==> flow/design.v <==
module MEM(
    input               Clock       ,
                        nReset      ,
                        ALUC        ,
                        ALUZ        ,
                        ALUO        ,
                        ALUN        ,
                        ACCEn       ,
                        MULOp       ,
    input        [31:0] ALUIn       ,  
    input        [63:0] MULIn       ,  
    input        [ 5:0] Func        ,
    input        [ 2:0] MemfuncIn   ,
    input        [31:0] RtDataIn    ,
    output logic        WriteL      ,
                        WriteR      ,
                        C           ,  
                        Z           ,  
                        O           ,  
                        N           ,   
    output logic [31:0] MemWriteData,
                        Out         
);
    wire [31:0] ACCout;
    wire [63:0] in;
    wire ACCO;
    wire ACCZ;
    wire ACCN;
    wire ACCC;
    assign in = MULOp ? MULIn : ALUIn;
    acc_control acc_control0 (
        .Clock   (Clock ),
        .nReset  (nReset),
        .ACCEn   (ACCEn ),
        .MULfunc (Func  ),
        .In      (in    ),
        .Out     (ACCout),
        .C       (ACCC  ),  
        .Z       (ACCZ  ),  
        .O       (ACCO  ),  
        .N       (ACCN  )   
    );
    assign Out = ACCEn ? ACCout : in[31:0];
    assign C = ACCEn ? ACCC : ALUC;
    assign Z = ACCEn ? ACCZ : ALUZ;
    assign O = ACCEn ? ACCO : ALUO;
    assign N = ACCEn ? ACCN : ALUN;
    always_comb
    begin
        WriteL = MemfuncIn == 3'b010;
        WriteR = MemfuncIn == 3'b110;
        case(MemfuncIn)
            3'b000          : MemWriteData = $signed(RtDataIn[ 7:0]);
            3'b001          : MemWriteData = $signed(RtDataIn[15:0]);
            3'b011, 3'b010, 3'b110: MemWriteData = RtDataIn;
            default      : MemWriteData = RtDataIn;
        endcase
    end
endmodule
module acc_control(
    input               Clock  ,
                        nReset ,
                        ACCEn  ,
    input        [ 5:0] MULfunc,
    input        [63:0] In     ,
    output logic [31:0] Out    ,
    output logic        C      ,  
                        Z      ,  
                        O      ,  
                        N         
);
    logic [63:0] ACCin;
    logic [63:0] ACCout;
    always_ff@(posedge Clock, negedge nReset)
        if (~nReset)
            ACCout <= 64'd0;
        else
            ACCout <= #1 ACCin;
    always_comb
    begin
        Out   = 0         ;
        ACCin = ACCout    ;
        Z     = ACCin == 0;
        O     = 0         ;
        N     = ACCin[63] ;
        C     = 0         ;
        if (ACCEn)
            case (MULfunc)
                6'b000000:
                begin
                    {C, ACCin} = ACCout + In;
                    if (ACCout[63] == In[63])
                        O = (ACCout[63] ^ N);
                end
                6'b000001:
                begin
                    {C, ACCin} = ACCout + In;
                    O = C;
                end
                6'b000100:
                begin
                    {C, ACCin} = ACCout - In;
                    if (ACCout[63] == In[63])
                        O = (ACCout[63] ^ N);
                end
                6'b000101:
                begin
                    {C, ACCin} = ACCout - In;
                    O = C;
                end
                6'b010000:  Out = ACCout[63:32];
                6'b010010:  Out = ACCout[31: 0];
                6'b010001:  ACCin[63:32] = In;
                6'b010011:  ACCin[31: 0] = In;
                6'b011000,
                6'b011001: ACCin = In;
            endcase
    end
endmodule
### Reports on MEM

Tool output for the design above, in the order of the flow.
Line numbers count from 1 in the design file above.
Library cell names are shortened.
Not given: -

| set-up | value |
|---|---|
| top module | MEM |
| clock input | Clock |
| cell library | sky130hd |
| timing corner | tt_025C_1v80 |

### After elaboration

Source: Yosys, flattened and elaborated, memories not mapped. Widths are those after wreduce. Registers that Yosys merges into a memory's read port (data or address) are not register bits. Print and check cells do not count. Equal cells are merged and count once.

| storage and ports | value |
|---|---|
| input port bits | 145 |
| word width x clocked read ports | 0 |
| memory cells | 0 |
| memory bits (read-only) | 0 |
| memory bits (writable) | 0 |
| output and inout bits | 70 |
| latch bits | 0 |
| flip-flop bits (word level) | 64 |

| cells by class | value |
|---|---|
| add/sub/neg operators | 2 |
| reductions and logical operators | 11 |
| mux-type cells | 12 |
| shifts and indexed selects | 0 |
| divide/modulo/power cells | 0 |
| magnitude comparators | 0 |
| multipliers | 0 |
| equality and inequality tests | 12 |
| bitwise operators | 0 |

Operators with widths:

| operator | count |
|---|---|
| 32-bit parallel mux with 4-bit select | 1 |
| 32-bit parallel mux with 2-bit select | 2 |
| 32-bit parallel mux with 3-bit select | 1 |
| 64-bit by 64-bit adder with 65-bit output | 1 |
| 64-bit by 64-bit subtractor with 65-bit output | 1 |
| 64-bit zero test | 1 |
| 64-bit 2-to-1 mux | 1 |
| 6-bit by 5-bit equality test with 1-bit output (second input constant) | 6 |
| 32-bit 2-to-1 mux | 1 |
| 6-bit by 3-bit equality test with 1-bit output (second input constant) | 2 |
| 2-bit OR reduction | 3 |
| 6-bit by 1-bit equality test with 1-bit output (second input constant) | 1 |
| 6-bit zero test | 1 |
| 2-bit AND reduction | 2 |
| 4-bit nonzero test | 1 |
| 1-bit parallel mux with 2-bit select | 2 |
| 1-bit 2-to-1 mux | 4 |
| 3-bit by 1-bit equality test with 1-bit output (second input constant) | 1 |
| 3-bit by 2-bit equality test with 1-bit output (second input constant) | 1 |
| 3-bit equality test (second input constant) | 1 |
| 3-bit zero test | 1 |
| 3-bit nonzero test | 1 |
| 3-bit OR reduction | 1 |

### Logic depth

Yosys ltp: most cells in a row. Word level: on the elaborated netlist, between registers, memories and ports. Mapped: between sequential cells and ports; inverters and the memories' decode and read muxes count.

| logic depth | value |
|---|---|
| word-level depth | 4 |
| ABC_AREA | 1 |
| mapped depth | 24 |

### Netlist

Source: synth_stat.txt of the flow (Yosys; design flattened, memories mapped). It holds for the ABC_AREA given above (unset counts as 0); a run with the other value may have another netlist.

Cells by type:

| cell | count |
|---|---|
| nand2_1 | 1358 |
| inv_1 | 805 |
| ha_1 | 138 |
| dfrtp_1 | 64 |
| nor2_1 | 345 |
| nand3_1 | 200 |
| a21oi_1 | 166 |
| o21ai_0 | 91 |
| a221oi_1 | 26 |
| nand4_1 | 36 |
| a22oi_1 | 29 |
| buf_2 | 43 |
| xor2_1 | 20 |
| nor4_1 | 23 |
| buf_6 | 10 |
| nor3_1 | 22 |
| nor2_2 | 16 |
| o2111ai_1 | 11 |

Other cell types: 34; their cells: 178.

| mapped netlist | value |
|---|---|
| buffers | 101 |
| area of sequential cells | 0.0016015 mm^2 |
| mapped cells | 3581 |
| cell area after synthesis | 0.0178509 mm^2 |
| mapped flip-flops | 64 |

### Timing after synthesis

Source: OpenSTA report_checks on the synthesized netlist (no wires, ideal clock, input and output delay 20% of the period each), path of least setup slack; recovery checks are left aside. Register names are those of the netlist, which keeps one name where synthesis merged equal registers.

| timing after synthesis | value |
|---|---|
| path kind | input port to output port |
| from | input MULOp |
| to | output O |
| external output delay | 1536 ps |
| time at the first pin | 1536 ps |
| slack | 2281 ps |
| data required time | 6144 ps |
| clock period | 7680 ps |
| path delay | 2327 ps |
| stages on the path | 17 |
| arrival time | 3863 ps |
| period reached after synthesis | 5399 ps |

"path delay" is the arrival time less input delay plus setup time.
A path that ends at an output port has no setup time.
"stages on the path" counts driving pins, that of a launching flip-flop among them; a cell with two outputs on the path counts twice.
"period reached after synthesis" = period - worst setup slack (recovery checks aside). The figure is calculated, with input and output delays left at 20% of the set period.
Between the ends stands the longest chain of elaborated cells between them, by number of cells; it is not shown to be the way that was timed. Of several equally long chains one is given.
A line is the first line of the expression or statement that the cell stems from. Yosys adds cells for indexed reads and writes and turns some case tables into memories.

| between the ends, after synthesis | value |
|---|---|
| cell sequence | clkbuf_1 -> clkbuf_1 -> clkbuf_1 -> nand2_1 -> ha_1 -> buf_6 -> nor2_1 -> inv_1 -> nor3_1 -> nand2_1 -> nor3_1 -> nand2_1 -> nand2_1 -> nand2_1 -> o21ai_1 -> nand2_1 -> nand2_1 |
| cells in the longest elaborated chain | 4 |
| elaborated cells on any way between the ends | 5 |
| classes of those cells | add/sub: 2; mux: 3 |

RTL lines, path after synthesis:

| element | line | RTL |
|---|---|---|
| start: declaration | 9 | `MULOp       ,` |
| 64-bit 2-to-1 mux | 30 | `assign in = MULOp ? MULIn : ALUIn;` |
| 64-bit by 64-bit subtractor with 65-bit output | 108 | `{C, ACCin} = ACCout - In;` |
| 1-bit parallel mux with 2-bit select | 88 | `case (MULfunc)` |
| 1-bit 2-to-1 mux | 46 | `assign O = ACCEn ? ACCO : ALUO;` |
| end: declaration | 19 | `O           ,` |

### Timing after layout

Path of least setup slack in the final report of job 1 (OpenROAD, finished layout, wires in). Where an end is a register, its clock arrival counts in the times.
The path's times are printed in steps of 10 ps; the period is the one set.

| timing post-layout | value |
|---|---|
| path kind | input port to output port |
| from | input MULOp |
| to | output O |
| data required time | 6210 ps |
| clock period | 7760 ps |
| slack | 670 ps |
| external output delay | 1550 ps |
| arrival time | 5540 ps |
| stages on the path | 15 |
| time at the first pin | 1550 ps |

Between the ends stands the longest chain of elaborated cells between them, by number of cells; it is not shown to be the way that was timed. Of several equally long chains one is given.

| between the ends, post-layout | value |
|---|---|
| cell sequence | buf_4 -> nand2_1 -> ha_1 -> nor2_1 -> nand2_1 -> nor3_1 -> nand2_1 -> nor3_1 -> nand2_1 -> nand2_1 -> nand2_1 -> o21ai_1 -> nand2_1 -> nand2_1 -> clkdlybuf4s50_1 |
| cells in the longest elaborated chain | 4 |
| elaborated cells on any way between the ends | 5 |
| classes of those cells | add/sub: 2; mux: 3 |

RTL lines, path post-layout:

| element | line | RTL |
|---|---|---|
| start: declaration | 9 | `MULOp       ,` |
| 64-bit 2-to-1 mux | 30 | `assign in = MULOp ? MULIn : ALUIn;` |
| 64-bit by 64-bit subtractor with 65-bit output | 108 | `{C, ACCin} = ACCout - In;` |
| 1-bit parallel mux with 2-bit select | 88 | `case (MULfunc)` |
| 1-bit 2-to-1 mux | 46 | `assign O = ACCEn ? ACCO : ALUO;` |
| end: declaration | 19 | `O           ,` |

Wiki page: MEM / flow data

Record of 2 stored runs of the RTL-to-layout flow on MEM, platform sky130hd. The runs are unordered. Constraints: input delay and output delay 20% of the set period each, output load 0.01 pF.
"clock period achieved" = clock period - worst setup slack. The figure is calculated, with input and output delays left at 20% of the set period.
"critical path time" is the time allowed to the run's worst setup path (the clock period less input and output delay, where it has them) less its slack. Clock arrival times count: a late capture clock shortens it, a late launch clock lengthens it.
"total power of the final layout" is the tool's figure for a default switching activity; nothing was simulated.
"critical path time" is given in steps of 10 ps.

#### Job 1

| setting | value |
|---|---|
| period_ns | `7.76` |
| CORE_UTILIZATION | `40` |
| PLACE_DENSITY_LB_ADDON | `0.08` |
| HOLD_SLACK_MARGIN | `0.1` |
| CORE_ASPECT_RATIO | `0.7` |
| CORE_MARGIN | `8` |
| TNS_END_PERCENT | `55` |
| ABC_AREA | `1` |
| GPL_TIMING_DRIVEN | `1` |
| CAP_MARGIN | `5` |
| MAX_ROUTING_LAYER | `met5` |
| SLEW_MARGIN | `20` |

| result | value |
|---|---|
| synthesized cell area | 0.0178509 mm^2 |
| overall die area | 0.0517511 mm^2 |
| standard-cell area after layout | 0.0205384 mm^2 |
| worst setup slack after layout | 666 ps |
| summed negative setup slack | 0 ps |
| total power of the final layout | 7.681 mW |
| clock period achieved | 7094 ps |
| critical path time | 3990 ps |
| kind of the worst setup path | input port to output port |

#### Job 2

| setting | value |
|---|---|
| period_ns | `7.14` |
| CAP_MARGIN | `20` |
| CORE_MARGIN | `2` |
| CORE_UTILIZATION | `40` |
| SLEW_MARGIN | `20` |

| result | value |
|---|---|
| synthesized cell area | 0.0134004 mm^2 |
| overall die area | 0.0349802 mm^2 |
| standard-cell area after layout | 0.016442 mm^2 |
| worst setup slack after layout | 112 ps |
| summed negative setup slack | 0 ps |
| total power of the final layout | 6.484 mW |
| clock period achieved | 7028 ps |
| critical path time | 4170 ps |
| kind of the worst setup path | input port to output port |
