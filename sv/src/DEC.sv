==> flow/design.v <==
module DEC(
    input                Clock       ,
                         nReset      ,
                         RegWriteIn  ,
    input        [31:0]  Instruction ,
                         RData       ,
    input        [ 4:0]  RAddrIn     ,
    output logic [31:0]  ImmData     ,
                         RsData      ,
                         RtData      ,
    input        [ 4:0]  RegAddr     ,
    output logic [31:0]  RegData     ,
    output logic [15:0]  Offset      ,
    output logic [ 4:0]  RAddrOut    ,
                         RsAddr      ,
                         RtAddr      ,
                         Shamt       ,
    output logic         Branch      ,
                         Jump        ,
                         MemRead     ,
                         MemtoReg    ,
                         MULOp       ,
                         MemWrite    ,
                         ALUSrc      ,
                         RegJump     ,
                         RegWriteOut ,
                         ACCEn       ,
                         ALUEn       ,
                         MULSelB     ,
    output logic [ 5:0]  ALUfunc     ,
    output logic [ 2:0]  Memfunc     ,
                         BrCode      ,
    output logic [ 1:0]  OutSel
);
wire        shiftsel  ,
            unsgnsel  ,
            immsize   ;
wire [1:0]  regdst    ;
wire [4:0]  raddrinstr;
wire        zeroImm   ;
wire        aluSrc    ;
wire [5:0]  func      ;
wire [15:0] offset    ;
logic signed [31:0] signed_offset;
assign Shamt  = Instruction[10: 6];
assign RsAddr = Instruction[25:21];
assign RtAddr = Instruction[20:16];
assign BrCode = Instruction[28:26];
assign offset = Instruction[15: 0];
assign func   = Instruction[ 5: 0];
assign Offset = offset;
assign ALUSrc = zeroImm | aluSrc;
decoder dec0 (
    .RegDst  (regdst            ),
    .Branch  (Branch            ),
    .ZeroImm (zeroImm           ),
    .Jump    (Jump              ),
    .MemRead (MemRead           ),
    .MemtoReg(MemtoReg          ),
    .MULOp   (MULOp             ),
    .MemWrite(MemWrite          ),
    .ALUSrc  (aluSrc            ),
    .RegJump (RegJump           ),
    .RegWrite(RegWriteOut       ),
    .ShiftSel(shiftsel          ),
    .ImmSize (immsize           ),
    .Unsgnsel(unsgnsel          ),
    .ACCEn   (ACCEn             ),
    .MULSelB (MULSelB           ),
    .OutSel  (OutSel            ),
    .FuncOut (ALUfunc           ),
    .MemFunc (Memfunc           ),
    .OpCode  (Instruction[31:26]),
    .FuncIn  (func              ),
    .BrLink  (RtAddr[4]         ),
    .ALUEn   (ALUEn             )
);
registers reg0(
    .Clock   (Clock     ),
    .nReset  (nReset    ),
    .RegAddr (RegAddr   ),
    .RegData (RegData   ),
    .RegWrite(RegWriteIn),
    .RdAddr  (RAddrIn   ),
    .RsAddr  (RsAddr    ),
    .RtAddr  (RtAddr    ),
    .RdData  (RData     ),
    .RsData  (RsData    ),
    .RtData  (RtData    )
);
assign signed_offset = $signed(offset);
assign ImmData = zeroImm  ? 32'd0             :
                 immsize  ? Instruction[25:0] :
                 shiftsel ? {offset, 16'd0}   :
                 unsgnsel ? offset            :
                            signed_offset     ;
assign raddrinstr = regdst[0] ? Instruction[15:11] : RtAddr;
assign RAddrOut = regdst[1] ? 5'd31 : raddrinstr;
endmodule
module decoder(
    input        [5:0] OpCode  ,
                       FuncIn  ,
    input              BrLink  ,
    output logic [5:0] FuncOut ,
    output logic [2:0] MemFunc ,
    output logic [1:0] OutSel  ,
                       RegDst  ,
    output logic       Branch  ,
                       ZeroImm ,
                       Jump    ,
                       MemRead ,
                       MemtoReg,
                       MULOp   ,
                       MemWrite,
                       ALUSrc  ,
                       RegJump  ,
                       RegWrite,
                       ShiftSel,
                       ImmSize ,
                       Unsgnsel,
                       ACCEn   ,
                       MULSelB ,
                       ALUEn
);
assign ALUEn = (OpCode == 0);
    always_comb
    begin
        RegDst   = 2'd0;
        Branch   = 1'b0;
        Jump     = 1'b0;
        MemRead  = 1'b0;
        MemtoReg = 1'b0;
        MULOp    = 1'b0;
        MemWrite = 1'b0;
        ALUSrc   = 1'b0;
        RegWrite = 1'b0;
        ShiftSel = 1'b0;
        ImmSize  = 1'b0;
        Unsgnsel = 1'b0;
        MemFunc  = 3'd0;
        RegJump  = 1'b0;
        ZeroImm  = 1'b0;
        ACCEn    = 1'b0;
        MULSelB  = 1'b0;
        OutSel   = 2'd0;
        FuncOut = FuncIn;
        case(OpCode)
            6'b000000:
                case(FuncIn)
                    6'b100000 , 6'b100001, 6'b100010 , 6'b100011, 6'b000000 ,
                    6'b000100, 6'b000011 , 6'b000111, 6'b000010 , 6'b000110,
                    6'b100100 , 6'b100111 , 6'b100101  , 6'b100110 , 6'b101010 ,
                    6'b101011:
                    begin
                        RegDst   = 2'b01;
                        RegWrite = 1'b1 ;
                    end
                    6'b001011, 6'b001010:
                        RegDst  = 2'b01;
                    6'b010000, 6'b010010:
                    begin
                        RegDst   = 2'b01;
                        RegWrite = 1'b1 ;
                        ACCEn    = 1'b1 ;
                        OutSel   = 2'b10;
                    end
                    6'b011000, 6'b011001:
                    begin
                        ACCEn   = 1'b1 ;
                        MULSelB = 1'b1 ;
                        OutSel  = 2'b10;
                        MULOp   = 1'b1 ;
                    end
                    6'b010001, 6'b010011:
                    begin
                        ACCEn  = 1'b1 ;
                        OutSel = 2'b10;
                    end
                    6'b001001:
                    begin
                        RegDst   = 2'b01;
                        Jump     = 1'b1 ;
                        RegWrite = 1'b1 ;
                        RegJump = 1'b1;
                        OutSel   = 2'b01;
                    end
                    6'b001000:
                    begin
                        Jump   = 1'b1 ;
                        RegJump = 1'b1;
                        OutSel = 2'b01;
                    end
                endcase
            6'b000001:
            begin
                FuncOut = 6'b100010;
                Branch  = 1'b1;
                ZeroImm = 1'b1;
                OutSel  = 2'b01;
                if (BrLink)
                begin
                    RegWrite = 1'b1 ;
                    RegDst   = 2'b10;
                end
            end
            6'b011100:
            begin
                MULOp  = 1'b1 ;
                OutSel = 2'b10;
                case (FuncIn)
                    6'b100001, 6'b100000:
                    begin
                        RegDst   = 2'b01;
                        RegWrite = 1'b1 ;
                    end
                    6'b000010:
                    begin
                        RegDst   = 2'b01;
                        RegWrite = 1'b1 ;
                        MULSelB  = 1'b1 ;
                    end
                    6'b000000, 6'b000001, 6'b000100, 6'b000101:
                    begin
                        ACCEn   = 1'b1;
                        MULSelB = 1'b1;
                    end
                endcase
            end
            6'b001000:
            begin
                FuncOut  = 6'b100000;
                ALUSrc   = 1'b1;
                RegWrite = 1'b1;
            end
            6'b001001:
            begin
                FuncOut  = 6'b100001;
                ALUSrc   = 1'b1 ;
                RegWrite = 1'b1 ;
            end
            6'b001111:
            begin
                FuncOut  = 6'b100000;
                ALUSrc   = 1'b1;
                RegWrite = 1'b1;
                ShiftSel = 1'b1;
            end
            6'b001100:
            begin
                FuncOut  = 6'b100100;
                ALUSrc   = 1'b1;
                RegWrite = 1'b1;
                Unsgnsel = 1'b1;
            end
            6'b001101:
            begin
                FuncOut  = 6'b100101 ;
                ALUSrc   = 1'b1;
                RegWrite = 1'b1;
                Unsgnsel = 1'b1;
            end
            6'b001110:
            begin
                FuncOut  = 6'b100110;
                ALUSrc   = 1'b1;
                RegWrite = 1'b1;
                Unsgnsel = 1'b1;
            end
            6'b001010:
            begin
                FuncOut  = 6'b101010;
                ALUSrc   = 1'b1;
                RegWrite = 1'b1;
            end
            6'b001011:
            begin
                FuncOut  = 6'b101011;
                ALUSrc   = 1'b1 ;
                RegWrite = 1'b1 ;
                Unsgnsel = 1'b1 ;
            end
            6'b000110, 6'b000111:
            begin
                FuncOut = 6'b100010 ;
                Branch  = 1'b1 ;
                ZeroImm = 1'b1 ;
                OutSel  = 2'b01;
            end
            6'b000100, 6'b000101:
            begin
                FuncOut = 6'b100010 ;
                Branch  = 1'b1 ;
                OutSel  = 2'b01;
            end
            6'b000010:
            begin
                Jump    = 1'b1 ;
                ImmSize = 1'b1 ;
                OutSel  = 2'b01;
            end
            6'b000011:
            begin
                RegDst   = 2'b10;
                Jump     = 1'b1 ;
                ImmSize  = 1'b1 ;
                RegWrite = 1'b1 ;
                OutSel   = 2'b01;
            end
            6'b100000, 6'b100100, 6'b100001, 6'b100101, 6'b100011, 6'b100010, 6'b100110:
            begin
                FuncOut  = 6'b100000       ;
                MemFunc  = OpCode[2:0];
                ALUSrc   = 1'b1       ;
                MemRead  = 1'b1       ;
                MemtoReg = 1'b1       ;
                RegWrite = 1'b1       ;
            end
            6'b101000 , 6'b101001, 6'b101011, 6'b101010, 6'b101110:
            begin
                FuncOut  = 6'b100000       ;
                MemFunc  = OpCode[2:0];
                ALUSrc   = 1'b1       ;
                MemWrite = 1'b1       ;
            end
            6'b110000:
            begin
                FuncOut  = 6'b100000       ;
                MemFunc  = 3'b011        ;
                ALUSrc   = 1'b1       ;
                MemRead  = 1'b1       ;
                MemtoReg = 1'b1       ;
                RegWrite = 1'b1       ;
            end
            6'b111000:
            begin
                FuncOut  = 6'b100000       ;
                MemFunc  = OpCode[5:3];
                ALUSrc   = 1'b1       ;
                MemRead  = 1'b1       ;
                MemtoReg = 1'b1       ;
                RegWrite = 1'b1       ;
            end
        endcase
    end
endmodule
module registers(
    input               Clock   ,
                        nReset  ,
                        RegWrite,
    input        [ 4:0] RdAddr  ,
                        RsAddr  ,
                        RtAddr  ,
                        RegAddr ,
    output logic [31:0] RegData ,
    input        [31:0] RdData  ,
    output logic [31:0] RsData  ,
                        RtData
);
    logic [31:0] data[1:31];  
always_ff @ (posedge Clock, negedge nReset)
    if (~nReset)
        for (int k = 1; k < 32; k++)
            data[k] <= 0;
    else if (RegWrite && RdAddr != 0)
        data[RdAddr] <= #1 RdData;
always_comb
begin
    RsData  <= #1 (RsAddr  == 0) ? 0 : data[ RsAddr];
    RtData  <= #1 (RtAddr  == 0) ? 0 : data[ RtAddr];
    RegData <= #1 (RegAddr == 0) ? 0 : data[RegAddr];
end
endmodule
Reports on DEC
What the tools print for DEC, step after step.
Line numbers count from 1 in the design file above.
Operators: Yosys type, input widths -> output width; for muxes data width and select width s.
The mark -- stands for no value.
Inputs
  design top: DEC
  clock port: Clock
  standard-cell library: sky130hd
  corner: tt_025C_1v80

Word level
Counts by Yosys on the flattened word-level netlist (proc, flatten, opt, wreduce). Print and check cells are left out.
Memory sizes are those after Yosys's memory passes, which may raise the word count (mostly to a power of two), join words into wider ones and drop unused or constant bits.
Bit counts
  flip-flop bits (word level): 992
  latch bits: 0
  memory bits (writable): 0
  bits in read-only memories: 576
  clocked read ports x word width: 0
  memories: 1
  input port bits: 77
  output and inout port bits: 190
  cells after elaboration: 281
Operators by class
  add/subtract/negate cells: 0
  $mul: 0
  div/mod/pow operators: 0
  order comparisons: 0
  equality and inequality tests: 160
  shift operators: 0
  multiplexer cells: 36
  bitwise operators: 1
  reductions and logical operators: 52
Memory list
  (name not given): depth 64, bits a word 9, rd ports 1, write ports 0, line 149  | case(FuncIn)
Operators by type and width (count)
  $pmux 32 s31: 3
  $eq 5x5->1 const B: 64
  $mux 32: 7
  $eq 5x4->1 const B: 32
  $eq 6x6->1 const B: 16
  $eq 5x3->1 const B: 16
  $reduce_and 2->1: 31
  $eq 6x4->1 const B: 8
  $pmux 6 s8: 1
  $eq 5x2->1 const B: 8
  $eq 6x3->1 const B: 6
  $reduce_or 22->1: 1
  $eq 5x1->1 const B: 4
  $reduce_or 18->1: 1
  $eq 6x2->1 const B: 3
  $reduce_or 16->1: 1
  $logic_not 5->1: 3
  $reduce_or 5->1: 3
  $mux 1: 14
  $reduce_or 12->1: 1
  $eq 6x1->1 const B: 2
  $logic_not 6->1: 2
  $mux 5: 2
  $reduce_or 9->1: 1
  $pmux 3 s3: 1
  $reduce_or 4->1: 2
  $pmux 2 s4: 1
  $pmux 1 s2: 4
Other operator kinds: 10; their cells: 11.

Logic depth
Yosys ltp: most cells in a row. Word level: on the elaborated netlist, between registers, memories and ports. Mapped: between sequential cells and ports; inverters and the memories' decode and read muxes count.
Logic depth
  word-level depth: 7
  ABC_AREA: 0
  mapped depth: 10
  depth with buffers taken out: 6

Synthesis result
Source: synth_stat.txt of the flow (Yosys; design flattened, memories mapped). It holds for the ABC_AREA given above (unset counts as 0); a run with the other value may have another netlist.
Mapped netlist
  cells in the netlist: 5427
  cell area after synthesis: 56878.3 µm²
  sequential part of the area: 24823.8 µm²
  flip-flop cells: 992
  buffer cells: 589
Cell types
  sky130_fd_sc_hd__dfrtp_1: count 992, total area 2.48E+04 µm²
  sky130_fd_sc_hd__mux2_2: count 994, total area 1.12E+04 µm²
  sky130_fd_sc_hd__a22oi_1: count 1211, total area 9.09E+03 µm²
  sky130_fd_sc_hd__buf_2: count 252, total area 1261.21 µm²
  sky130_fd_sc_hd__nand2_1: count 320, total area 1.2E+03 µm²
  sky130_fd_sc_hd__a21oi_1: count 236, total area 1.18E+03 µm²
  sky130_fd_sc_hd__clkbuf_1: count 278, total area 1.04E+03 µm²
  sky130_fd_sc_hd__nand4_1: count 164, total area 1.03E+03 µm²
  sky130_fd_sc_hd__nor2_1: count 209, total area 784.502 µm²
  sky130_fd_sc_hd__a222oi_1: count 53, total area 530.509 µm²
  sky130_fd_sc_hd__nor3_1: count 103, total area 515.494 µm²
  sky130_fd_sc_hd__nand3_1: count 91, total area 455.437 µm²
  sky130_fd_sc_hd__buf_4: count 50, total area 375.36 µm²
  sky130_fd_sc_hd__o21ai_0: count 58, total area 290.278 µm²
  sky130_fd_sc_hd__nor4_1: count 42, total area 262.752 µm²
  sky130_fd_sc_hd__nor2b_1: count 35, total area 218.96 µm²
  sky130_fd_sc_hd__a32oi_1: count 23, total area 201.443 µm²
  sky130_fd_sc_hd__a22o_1: count 20, total area 175.168 µm²
Other cell types: 48; their cells: 296.
By module: a second synthesis without flattening, with its own total; a netlist apart from the flattened one above.
Unflattened totals
  cell total of the unflattened synthesis: 6128
  area (unflattened synthesis): 60558.1 µm²
Rows give one instance, submodules left out.
Modules
  registers: instances 1, cells 5913, area 59161.7 µm², sequential area 24823.8 µm²
  decoder: instances 1, cells 120, area 714.4 µm², sequential area 0.0 µm²
  DEC: instances 1, cells 95, area 681.9 µm², sequential area 0.0 µm²

Worst setup path after synthesis
OpenSTA on the mapped netlist: ideal clock, no wires. The path of least setup slack (recovery checks aside). Input and output delay are each 20% of the period. Register names are those of the netlist, which keeps one name where synthesis merged equal registers.
Timing post-synthesis
  kind: input to output
  start: input port Instruction[20]
  end: output port RtData[17]
  clock period: 2.32 ns
  external input delay: 0.464 ns
  external output delay: 0.464 ns
  launch time at the first pin: 0.464 ns
  data arrival time: 1.942 ns
  required time: 1.856 ns
  slack: -0.086 ns
  path delay: 1.478 ns
  stages on the path: 10
  buffers on the path: 4
  synthesis period reached: 2.406 ns
"path delay" is the arrival time less input delay plus setup time.
At an output port there is no setup time.
"stages on the path": output pins that drive a net of the path, with the launching flip-flop's if there is one; two outputs of one cell count as two.
"synthesis period reached" is the clock period less the worst setup slack; recovery checks do not enter. This is arithmetic on one report: input and output delays are still those of the set period (20% each).
The rows between start and end are the longest chain of elaborated cells between them; the timing report does not say that the signal goes this way. Where chains are equally long, one stands for them.
A line is the first line of the expression or statement that the cell stems from. Yosys adds cells for indexed reads and writes and turns some case tables into memories.
On the way, post-synthesis
  path through: sky130_fd_sc_hd__buf_2 sky130_fd_sc_hd__or2_2 sky130_fd_sc_hd__buf_2 sky130_fd_sc_hd__nor2_1 sky130_fd_sc_hd__buf_4 sky130_fd_sc_hd__buf_2 sky130_fd_sc_hd__a22oi_1 sky130_fd_sc_hd__nand4_1 sky130_fd_sc_hd__nor2_1 sky130_fd_sc_hd__a21oi_1
  cells in the longest elaborated chain: 3
  elaborated cells on any way between the ends: 34
  source lines of those cells: 1
  classes of those cells: 31 x eq/ne; 2 x mux; 1 x reduce/logical
RTL lines, path post-synthesis
  from (decl): line 5  | input        [31:0]  Instruction ,
  $eq 5x5->1: line 369  | RtData  <= #1 (RtAddr  == 0) ? 0 : data[ RtAddr];
  $pmux 32 s31: line 369
  $mux 32: line 369
  to (decl): line 10  | RtData      ,

Path in the finished layout
Path of least setup slack in the final report of run 2 (OpenROAD, finished layout, wires in). Where an end is a register, its clock arrival counts in the times.
Timing after layout
  kind: input to output
  start: input port Instruction[18]
  end: output port RtData[28]
  clock period: 3.51 ns
  external input delay: 0.70 ns
  external output delay: 0.70 ns
  launch time at the first pin: 0.70 ns
  data arrival time: 2.88 ns
  required time: 2.81 ns
  slack: -0.07 ns
  stages on the path: 13
  buffers on the path: 7
The rows between start and end are the longest chain of elaborated cells between them; the timing report does not say that the signal goes this way. Where chains are equally long, one stands for them.
On the way, after layout
  path through: sky130_fd_sc_hd__buf_12 sky130_fd_sc_hd__buf_8 sky130_fd_sc_hd__or3b_4 sky130_fd_sc_hd__buf_6 sky130_fd_sc_hd__nor2_4 sky130_fd_sc_hd__buf_12 sky130_fd_sc_hd__buf_6 sky130_fd_sc_hd__a22oi_2 sky130_fd_sc_hd__nand2_1 sky130_fd_sc_hd__nor3_1 sky130_fd_sc_hd__a21oi_1 sky130_fd_sc_hd__buf_4 sky130_fd_sc_hd__buf_6
  cells in the longest elaborated chain: 3
  elaborated cells on any way between the ends: 34
  source lines of those cells: 1
  classes of those cells: 31 x eq/ne; 2 x mux; 1 x reduce/logical
RTL lines, path after layout
  from (decl): line 5  | input        [31:0]  Instruction ,
  $eq 5x5->1: line 369  | RtData  <= #1 (RtAddr  == 0) ? 0 : data[ RtAddr];
  $pmux 32 s31: line 369
  $mux 32: line 369
  to (decl): line 10  | RtData      ,

Data sheet: physical implementation of DEC

DEC through Yosys and OpenROAD on sky130hd: 2 stored runs, unordered, with their settings and measured results. The constraints put input and output delay at 20% of the set period each and load the outputs with 0.01 pF.
By "achieved clock period (ns)" is meant the clock period of the run minus its worst setup slack. This is arithmetic on one report: input and output delays are still those of the set period (20% each).
By "worst setup path time (ns)" is meant the share of the clock period that the worst setup path is allowed (20% is reserved at inputs, 20% at outputs), minus its slack. Clock arrival times at its registers enter into it.
By "finish__power__total" is meant OpenSTA's value without simulated activity: inputs other than the clock are taken to toggle once in ten clock periods, and the tool carries that through the logic.

Flow files of run 1
==> flow/run.sh <==
#!/bin/bash
# the make line also repeats the synthesis and layout settings of config.mk as NAME=value (left out here)
make -C /OpenROAD-flow-scripts/flow DESIGN_CONFIG=/design/flow/config.mk WORK_HOME=/design/flow/orfs CLKGATE_MAP_FILE= finish
==> flow/config.mk <==
export PLATFORM = sky130hd
export DESIGN_NAME = DEC
export DESIGN_NICKNAME = DEC
export VERILOG_FILES = /design/flow/design.v
export SDC_FILE = /design/flow/constraint.sdc
export NUM_CORES = 4
export LEC_CHECK = 0
export ABC_AREA = 0
export CAP_MARGIN = 20
export CELL_PAD_IN_SITES_DETAIL_PLACEMENT = 2
export CELL_PAD_IN_SITES_GLOBAL_PLACEMENT = 2
export CORE_ASPECT_RATIO = 1.7
export CORE_MARGIN = 3
export CORE_UTILIZATION = 57
export CTS_CLUSTER_SIZE = 62
export GPL_TIMING_DRIVEN = 0
export SETUP_SLACK_MARGIN = 0.52
export SLEW_MARGIN = 40
==> flow/constraint.sdc <==
create_clock -name core_clock -period 2.88 [get_ports {Clock}]
set_input_delay 0.5760 -clock core_clock [delete_from_list [all_inputs] [get_ports {Clock}]]
set_output_delay 0.5760 -clock core_clock [all_outputs]
set_load 0.01 [all_outputs]

report of run 1: did not finish, place, GPL-0301

Flow files of run 2
==> flow/run.sh <==
#!/bin/bash
# the make line also repeats the synthesis and layout settings of config.mk as NAME=value (left out here)
make -C /OpenROAD-flow-scripts/flow DESIGN_CONFIG=/design/flow/config.mk WORK_HOME=/design/flow/orfs CLKGATE_MAP_FILE= finish
==> flow/config.mk <==
export PLATFORM = sky130hd
export DESIGN_NAME = DEC
export DESIGN_NICKNAME = DEC
export VERILOG_FILES = /design/flow/design.v
export SDC_FILE = /design/flow/constraint.sdc
export NUM_CORES = 4
export LEC_CHECK = 0
export CAP_MARGIN = 15
export CORE_MARGIN = 2
export CORE_UTILIZATION = 35
export CTS_CLUSTER_DIAMETER = 25
export CTS_CLUSTER_SIZE = 68
export PLACE_DENSITY_LB_ADDON = 0.24
export SETUP_SLACK_MARGIN = 0.28
export SLEW_MARGIN = 40
==> flow/constraint.sdc <==
create_clock -name core_clock -period 3.51 [get_ports {Clock}]
set_input_delay 0.7020 -clock core_clock [delete_from_list [all_inputs] [get_ports {Clock}]]
set_output_delay 0.7020 -clock core_clock [all_outputs]
set_load 0.01 [all_outputs]

report of run 2
yosys chip area after synthesis (um^2): 56878.3
finish__design__die__area: 165751.0
finish__design__instance__area__stdcell: 92926.6
finish__design__instance__utilization: 0.5774
finish__timing__setup__ws: -0.074
finish__timing__setup__tns: -0.130
finish__timing__hold__ws: 0.375
finish__power__total: 5.540e-02
achieved clock period (ns): 3.584
worst setup path time (ns): 2.18
worst setup path kind: input to output
